==> flow/design.v <==
`default_nettype none
module nes_controller #(
  CYCLES_PER_PULSE = 0
) (
  input wire          clk,
  input wire          i_rst,
  input wire          i_read_buttons,
  output reg          o_valid,
  output reg  [7:0]   o_buttons,
  input wire          i_controller_data,
  output reg          o_controller_latch,
  output reg          o_controller_clock
);
  localparam STATE_IDLE       = 3'd0;
  localparam STATE_BUTTON_A   = 3'd1;
  localparam STATE_OTHER_BUTTONS = 3'd2;
  localparam STATE_VALID      = 3'd3;
  localparam COUNT_WIDTH = $clog2(CYCLES_PER_PULSE*2);
  localparam CYCLES_PER_BIT = CYCLES_PER_PULSE*2;
  localparam CYCLES_PER_READ_BIT = CYCLES_PER_PULSE + (CYCLES_PER_PULSE)/2;
  localparam CYCLES_PER_PULSE_ = CYCLES_PER_PULSE[COUNT_WIDTH-1:0];
  localparam CYCLES_PER_BIT_ = CYCLES_PER_BIT[COUNT_WIDTH-1:0];
  localparam CYCLES_PER_READ_BIT_ = CYCLES_PER_READ_BIT[COUNT_WIDTH-1:0];
  reg [2:0]     r_state = STATE_IDLE;
  reg [COUNT_WIDTH-1:0] r_count = 0;
  reg [2:0]     r_button_count;
  always @(posedge clk) begin
    case (r_state)
      STATE_IDLE : begin
        o_valid <= 0;
        o_buttons <= 0;
        o_controller_latch <= 0;
        o_controller_clock <= 1;
        if (i_read_buttons) begin
          r_state <= STATE_BUTTON_A;
          r_count <= 0;
          o_controller_latch <= 1;
        end
      end
      STATE_BUTTON_A : begin
        if (r_count == CYCLES_PER_BIT_-1) begin
          r_state <= STATE_OTHER_BUTTONS;
          r_count <= 0;
          r_button_count <= 0;
          o_controller_clock <= 0;
        end else begin
          if (r_count == CYCLES_PER_PULSE_-1) begin
            o_controller_latch <= 0;
          end else if (r_count == CYCLES_PER_READ_BIT_-1) begin
            o_buttons <= {o_buttons[6:0], !i_controller_data};
          end
          r_count <= r_count + 1;
        end
      end
      STATE_OTHER_BUTTONS : begin
        if (r_count == CYCLES_PER_BIT_-1) begin
          if (r_button_count == 6) begin
            r_state <= STATE_VALID;
            o_valid <= 1;
          end else begin
            r_button_count <= r_button_count + 1;
            r_count <= 0;
            o_controller_clock <= 0;
          end
        end else begin
          if (r_count == CYCLES_PER_PULSE_-1) begin
            o_controller_clock <= 1;
          end else if (r_count == CYCLES_PER_READ_BIT_-1) begin
            o_buttons <= {o_buttons[6:0], !i_controller_data};
          end
         r_count <= r_count + 1;
        end
      end
      STATE_VALID : begin
        r_state <= STATE_IDLE;
        o_valid <= 0;
      end
      default: r_state <= STATE_IDLE;
    endcase
  end
endmodule
`default_nettype none
module nes_controller_top (
  input wire  i_Clk,
  output wire io_PMOD_1,
  output wire io_PMOD_2,
  input wire  io_PMOD_3,
  output wire o_Segment1_A,
  output wire o_Segment1_B,
  output wire o_Segment1_C,
  output wire o_Segment1_D,
  output wire o_Segment1_E,
  output wire o_Segment1_F,
  output wire o_Segment1_G,
  output wire o_LED_1,
  output wire o_LED_2,
  output wire o_LED_3,
  output wire o_LED_4
);
  reg [18:0]  read_count_r;
  wire read_buttons = read_count_r[18];
  always @(posedge i_Clk) begin
    if (read_buttons == 1) begin
      read_count_r <= 0;
    end else begin
      read_count_r <= read_count_r + 1;
    end
  end
  wire w_PMOD_3;
  synchronizer pmod_3_sync (
    .i_clk(i_Clk),
    .i_input(io_PMOD_3),
    .o_input_sync(w_PMOD_3)
  );
  wire        w_valid;
  wire [7:0]  w_buttons;
  nes_controller #(
    .CYCLES_PER_PULSE(125)
  ) nes_controller (
    .clk(i_Clk),
    .i_rst(0),
    .i_read_buttons(read_buttons),
    .o_valid(w_valid),
    .o_buttons(w_buttons),
    .o_controller_clock(io_PMOD_1),
    .o_controller_latch(io_PMOD_2),
    .i_controller_data(w_PMOD_3)
  );
  reg [7:0] r_buttons;
  always @(posedge i_Clk) begin
    if (w_valid) begin
      r_buttons <= w_buttons;
    end
  end
  assign o_Segment1_A = ~r_buttons[3'd3];
  assign o_Segment1_B = ~r_buttons[3'd0];
  assign o_Segment1_C = ~r_buttons[3'd0];
  assign o_Segment1_D = ~r_buttons[3'd2];
  assign o_Segment1_E = ~r_buttons[3'd1];
  assign o_Segment1_F = ~r_buttons[3'd1];
  assign o_Segment1_G = 1;
  assign o_LED_1 = r_buttons[3'd5];
  assign o_LED_2 = r_buttons[3'd4];
  assign o_LED_3 = r_buttons[3'd6];
  assign o_LED_4 = r_buttons[3'd7];
endmodule
module synchronizer (
  input   i_clk,
  input   i_input,
  output  o_input_sync
);
  reg r_input_sync_1 = 1'b0;
  reg r_input_sync_2 = 1'b0;
  always @(posedge i_clk) begin
    {r_input_sync_2, r_input_sync_1} <= {r_input_sync_1, i_input};
  end
  assign o_input_sync = r_input_sync_2;
endmodule
**From RTL to reports: nes_controller_top**

The steps from the RTL of nes_controller_top to its reports follow in flow order.
Lines are those of the file above, counted from 1.
Operators carry their Yosys type and port widths (W data, S select, Z words).
Not given: --

- Design top: nes_controller_top
- Clock input: i_Clk
- Standard-cell library: sky130hd
- Library corner: tt_025C_1v80

**Elaborated design**

Counts by Yosys on the flattened word-level netlist (proc, flatten, opt, wreduce; memories kept). Register bits leave out memories and registers merged into their read ports (data or address). Print and check cells are left out.

- Multiplexer cells: 30
- Add/subtract/negate cells: 3
- Bitwise gates (word level): 4
- Reduce/logical cells: 15
- Eq/ne operators: 19

Operator list:

| kind | number |
|---|---|
| $mux W8 | 7 |
| $pmux W8 S3 | 1 |
| $mux W3 | 7 |
| $add A19 B1 Y19 const B | 1 |
| $reduce_and A4 Y1 | 4 |
| $eq A8 B8 Y1 const B | 2 |
| $pmux W8 S2 | 1 |
| $ne A2 B1 Y1 const B | 5 |
| $ne A2 B2 Y1 const B | 5 |
| $reduce_and A3 Y1 | 3 |
| $pmux W3 S3 | 1 |
| $mux W1 | 9 |
| $add A8 B1 Y8 const B | 1 |
| $eq A8 B7 Y1 const B | 1 |
| $reduce_bool A2 Y1 | 3 |
| $eq A3 B2 Y1 const B | 2 |
| $pmux W3 S2 | 1 |
| $not A1 Y1 | 4 |
| $reduce_or A2 Y1 | 2 |
| $pmux W1 S2 | 2 |
| $add A3 B1 Y3 const B | 1 |
| $eq A3 B1 Y1 const B | 1 |
| $ne A3 B1 Y1 const B | 1 |
| $eq A3 B3 Y1 const B | 1 |
| $ne A3 B3 Y1 const B | 1 |
| $logic_not A3 Y1 | 1 |
| $reduce_bool A3 Y1 | 1 |
| $pmux W1 S3 | 1 |
| $logic_not A1 Y1 | 1 |

- Word-level cells: 82
- Register bits: 54
- Output and inout port bits: 13

**Logic depth**

Depth = most cells in a row (Yosys ltp): at word level without a register or memory, in the mapped netlist without a sequential cell, where the memories' decode and read muxes count.

- Depth after elaboration: 5
- ABC_AREA: 0
- Gate-level depth with buffers: 6

**After synthesis**

Source: synth_stat.txt of the flow (Yosys; design flattened, memories mapped). It holds for the ABC_AREA given above (unset counts as 0); a run with the other value may have another netlist.
Totals and module areas in this step are rounded.

- Mapped cells: 210
- Buffer cells: 6
- Sequential area: 1381 µm²
- Mapped flip-flops: 53
- Synthesis area: 2386 µm²

Cell types:

| cell type | number | area in all (µm²) |
|---|---|---|
| sky130_fd_sc_hd__edfxtp_1 | 32 | 960.922 |
| sky130_fd_sc_hd__dfxtp_1 | 21 | 420.403 |
| sky130_fd_sc_hd__ha_1 | 11 | 137.632 |
| sky130_fd_sc_hd__xnor2_1 | 13 | 113.859 |
| sky130_fd_sc_hd__nor2_1 | 30 | 112.608 |
| sky130_fd_sc_hd__nand3_1 | 10 | 50.048 |
| sky130_fd_sc_hd__inv_1 | 13 | 48.797 |
| sky130_fd_sc_hd__and2_1 | 7 | 43.792 |
| sky130_fd_sc_hd__xor2_1 | 5 | 43.792 |
| sky130_fd_sc_hd__and3_1 | 5 | 31.28 |
| sky130_fd_sc_hd__nor2b_1 | 5 | 31.28 |
| sky130_fd_sc_hd__a21oi_1 | 6 | 30.029 |
| sky130_fd_sc_hd__nor3_1 | 6 | 30.029 |
| sky130_fd_sc_hd__buf_4 | 3 | 22.522 |
| sky130_fd_sc_hd__mux2_2 | 2 | 22.522 |
| sky130_fd_sc_hd__nand2_1 | 6 | 22.522 |
| sky130_fd_sc_hd__nand4_4 | 1 | 21.27 |
| sky130_fd_sc_hd__nor4_4 | 1 | 21.27 |

Other cell types: 19; their cells: 33.
By module: a second synthesis without flattening, with its own total; a netlist apart from the flattened one above.

- Cell total of the unflattened synthesis: 213
- Area total of the unflattened synthesis: 2404 µm²

Each row is one instance without its submodules.

By module:

| module | times used | area (µm²) | cells |
|---|---|---|---|
| nes_controller (CYCLES_PER_PULSE=125) | 1 | 1264 | 105 |
| nes_controller_top | 1 | 1100 | 106 |
| synchronizer | 1 | 40.0 | 2 |

**Worst setup path after synthesis**

OpenSTA on the mapped netlist: ideal clock, no wires. The path of least setup slack (recovery checks aside). Input and output delay are each 20% of the period. Register names are those of the netlist, which keeps one name where synthesis merged equal registers.

- Path kind: register to register
- Start: register nes_controller.r_state[0]
- End: register nes_controller.r_count[0]
- Path buffers: 0
- Data required time: 2.184 ns
- Delay of the path: 1.982 ns
- Data arrival time: 1.596 ns
- Library setup time: 0.386 ns
- Period: 2.57 ns
- Stages: 5
- Slack: 0.588 ns
- Period reached after synthesis: 1.982 ns

"delay of the path" is the arrival time less input delay plus setup time.
"stages" counts driving pins, that of a launching flip-flop among them; a cell with two outputs on the path counts twice.
"period reached after synthesis" = period - worst setup slack (recovery checks aside). The figure is calculated, with input and output delays left at 20% of the set period.
The rows between start and end are the longest chain of elaborated cells between them; the timing report does not say that the signal goes this way. Where chains are equally long, one stands for them.
Each line given opens the expression or statement behind the cell; cells for indexed reads and writes are added by Yosys, which also makes memories of some case tables.
At most two assigning lines are given for a register; there are more.
The path ends at the enable pin of a flip-flop; only ways to that pin are counted.

- Path through: sky130_fd_sc_hd__edfxtp_1 sky130_fd_sc_hd__inv_1 sky130_fd_sc_hd__ha_1 sky130_fd_sc_hd__and3_1 sky130_fd_sc_hd__a211oi_1
- Cells in the longest elaborated chain: 3

Ends and longest elaborated chain, after synthesis:

| element | RTL line | source |
|---|---|---|
| start, declared | 24 | `reg [2:0]     r_state = STATE_IDLE;` |
| start, assigned | 35 | `r_state <= STATE_BUTTON_A;` |
| start, assigned | 42 | `r_state <= STATE_OTHER_BUTTONS;` |
| $eq A3 B2 Y1 | 28 | `case (r_state)` |
| $ne A3 B3 Y1 | -- |  |
| $reduce_and A3 Y1 | -- |  |
| end, assigned | 52 | `r_count <= r_count + 1;` |
| end, assigned | 71 | `r_count <= r_count + 1;` |
| end, declared | 25 | `reg [COUNT_WIDTH-1:0] r_count = 0;` |

**Path in the finished layout**

Path of least setup slack in the final report of run 1 (OpenROAD, finished layout, wires in). Where an end is a register, its clock arrival counts in the times.

- Path kind: register to register
- Start: register nes_controller.r_state[0]
- End: register nes_controller.r_count[0]
- Slack: 0.28 ns
- Data required time: 2.02 ns
- Path buffers: 1
- Data arrival time: 1.74 ns
- Library setup time: 0.28 ns
- Period: 2.0 ns
- Stages: 6

The rows between start and end are the longest chain of elaborated cells between them; the timing report does not say that the signal goes this way. Where chains are equally long, one stands for them.
At most two assigning lines are given for a register; there are more.
The path ends at the enable pin of a flip-flop; only ways to that pin are counted.

- Path through: sky130_fd_sc_hd__edfxtp_1 sky130_fd_sc_hd__inv_1 sky130_fd_sc_hd__ha_1 sky130_fd_sc_hd__and3_1 sky130_fd_sc_hd__a211oi_1 sky130_fd_sc_hd__buf_4
- Cells in the longest elaborated chain: 3

Ends and longest elaborated chain, post-layout:

| element | RTL line | source |
|---|---|---|
| start, declared | 24 | `reg [2:0]     r_state = STATE_IDLE;` |
| start, assigned | 35 | `r_state <= STATE_BUTTON_A;` |
| start, assigned | 42 | `r_state <= STATE_OTHER_BUTTONS;` |
| $eq A3 B2 Y1 | 28 | `case (r_state)` |
| $ne A3 B3 Y1 | -- |  |
| $reduce_and A3 Y1 | -- |  |
| end, assigned | 52 | `r_count <= r_count + 1;` |
| end, assigned | 71 | `r_count <= r_count + 1;` |
| end, declared | 25 | `reg [COUNT_WIDTH-1:0] r_count = 0;` |

Stored flow runs of nes_controller_top (2 of them; Yosys, OpenROAD, sky130hd). They differ in their settings and are not a sequence. Constraints: input delay and output delay 20% of the set period each, output load 0.01 pF.
By "period achieved" is meant the clock period of the run minus its worst setup slack. This is arithmetic on one report: input and output delays are still those of the set period (20% each).
"critical path time": the worst setup path's part of the clock period (all of it between registers, 20% less for each end at a port) less its slack. A launch clock that arrives late makes it longer, a capture clock that arrives late makes it shorter.
By "total power after layout" is meant OpenSTA's value without simulated activity: inputs other than the clock are taken to toggle once in ten clock periods, and the tool carries that through the logic.
Measured values are rounded.

### Run 1

==> flow/run.sh <==
#!/bin/bash
# the make line also repeats the synthesis and layout settings of config.mk as NAME=value (left out here)
make -C /OpenROAD-flow-scripts/flow DESIGN_CONFIG=/design/flow/config.mk WORK_HOME=/design/flow/orfs CLKGATE_MAP_FILE= finish
==> flow/config.mk <==
export PLATFORM = sky130hd
export DESIGN_NAME = nes_controller_top
export DESIGN_NICKNAME = nes_controller_top
export VERILOG_FILES = /design/flow/design.v
export SDC_FILE = /design/flow/constraint.sdc
export NUM_CORES = 4
export LEC_CHECK = 0
export CAP_MARGIN = 20
export CORE_MARGIN = 2
export CORE_UTILIZATION = 40
export SLEW_MARGIN = 20
==> flow/constraint.sdc <==
create_clock -name core_clock -period 2.0 [get_ports {i_Clk}]
set_input_delay 0.4000 -clock core_clock [delete_from_list [all_inputs] [get_ports {i_Clk}]]
set_output_delay 0.4000 -clock core_clock [all_outputs]
set_load 0.01 [all_outputs]

Results of run 1:
- Synthesized cell area: 2386 µm²
- Worst setup slack after layout: 0.284 ns
- Period achieved: 1.716 ns
- Critical path time: 1.72 ns
- Type of the worst setup path: register to register
- Post-layout utilization: 45.9%
- Standard-cell area after routing: 2686 µm²
- Worst-case hold slack: 0.336 ns
- Overall die area: 6599 µm²
- Final setup TNS: 0.000 ns
- Total power after layout: 1.767 mW

### Run 2

==> flow/run.sh <==
#!/bin/bash
# the make line also repeats the synthesis and layout settings of config.mk as NAME=value (left out here)
make -C /OpenROAD-flow-scripts/flow DESIGN_CONFIG=/design/flow/config.mk WORK_HOME=/design/flow/orfs CLKGATE_MAP_FILE= finish
==> flow/config.mk <==
export PLATFORM = sky130hd
export DESIGN_NAME = nes_controller_top
export DESIGN_NICKNAME = nes_controller_top
export VERILOG_FILES = /design/flow/design.v
export SDC_FILE = /design/flow/constraint.sdc
export NUM_CORES = 4
export LEC_CHECK = 0
export ABC_AREA = 1
export CAP_MARGIN = 20
export CORE_ASPECT_RATIO = 0.96
export CORE_MARGIN = 7
export CORE_UTILIZATION = 15
export CTS_CLUSTER_DIAMETER = 304
export PLACE_DENSITY_LB_ADDON = 0.16
export SETUP_SLACK_MARGIN = -0.05
export SLEW_MARGIN = 20
==> flow/constraint.sdc <==
create_clock -name core_clock -period 1.86 [get_ports {i_Clk}]
set_input_delay 0.3720 -clock core_clock [delete_from_list [all_inputs] [get_ports {i_Clk}]]
set_output_delay 0.3720 -clock core_clock [all_outputs]
set_load 0.01 [all_outputs]

Results of run 2:
- Synthesized cell area: 2496 µm²
- Worst setup slack after layout: 0.220 ns
- Period achieved: 1.640 ns
- Critical path time: 1.64 ns
- Type of the worst setup path: register to register
- Post-layout utilization: 19.1%
- Standard-cell area after routing: 3130 µm²
- Worst-case hold slack: 0.336 ns
- Overall die area: 20450 µm²
- Final setup TNS: 0.000 ns
- Total power after layout: 2.323 mW
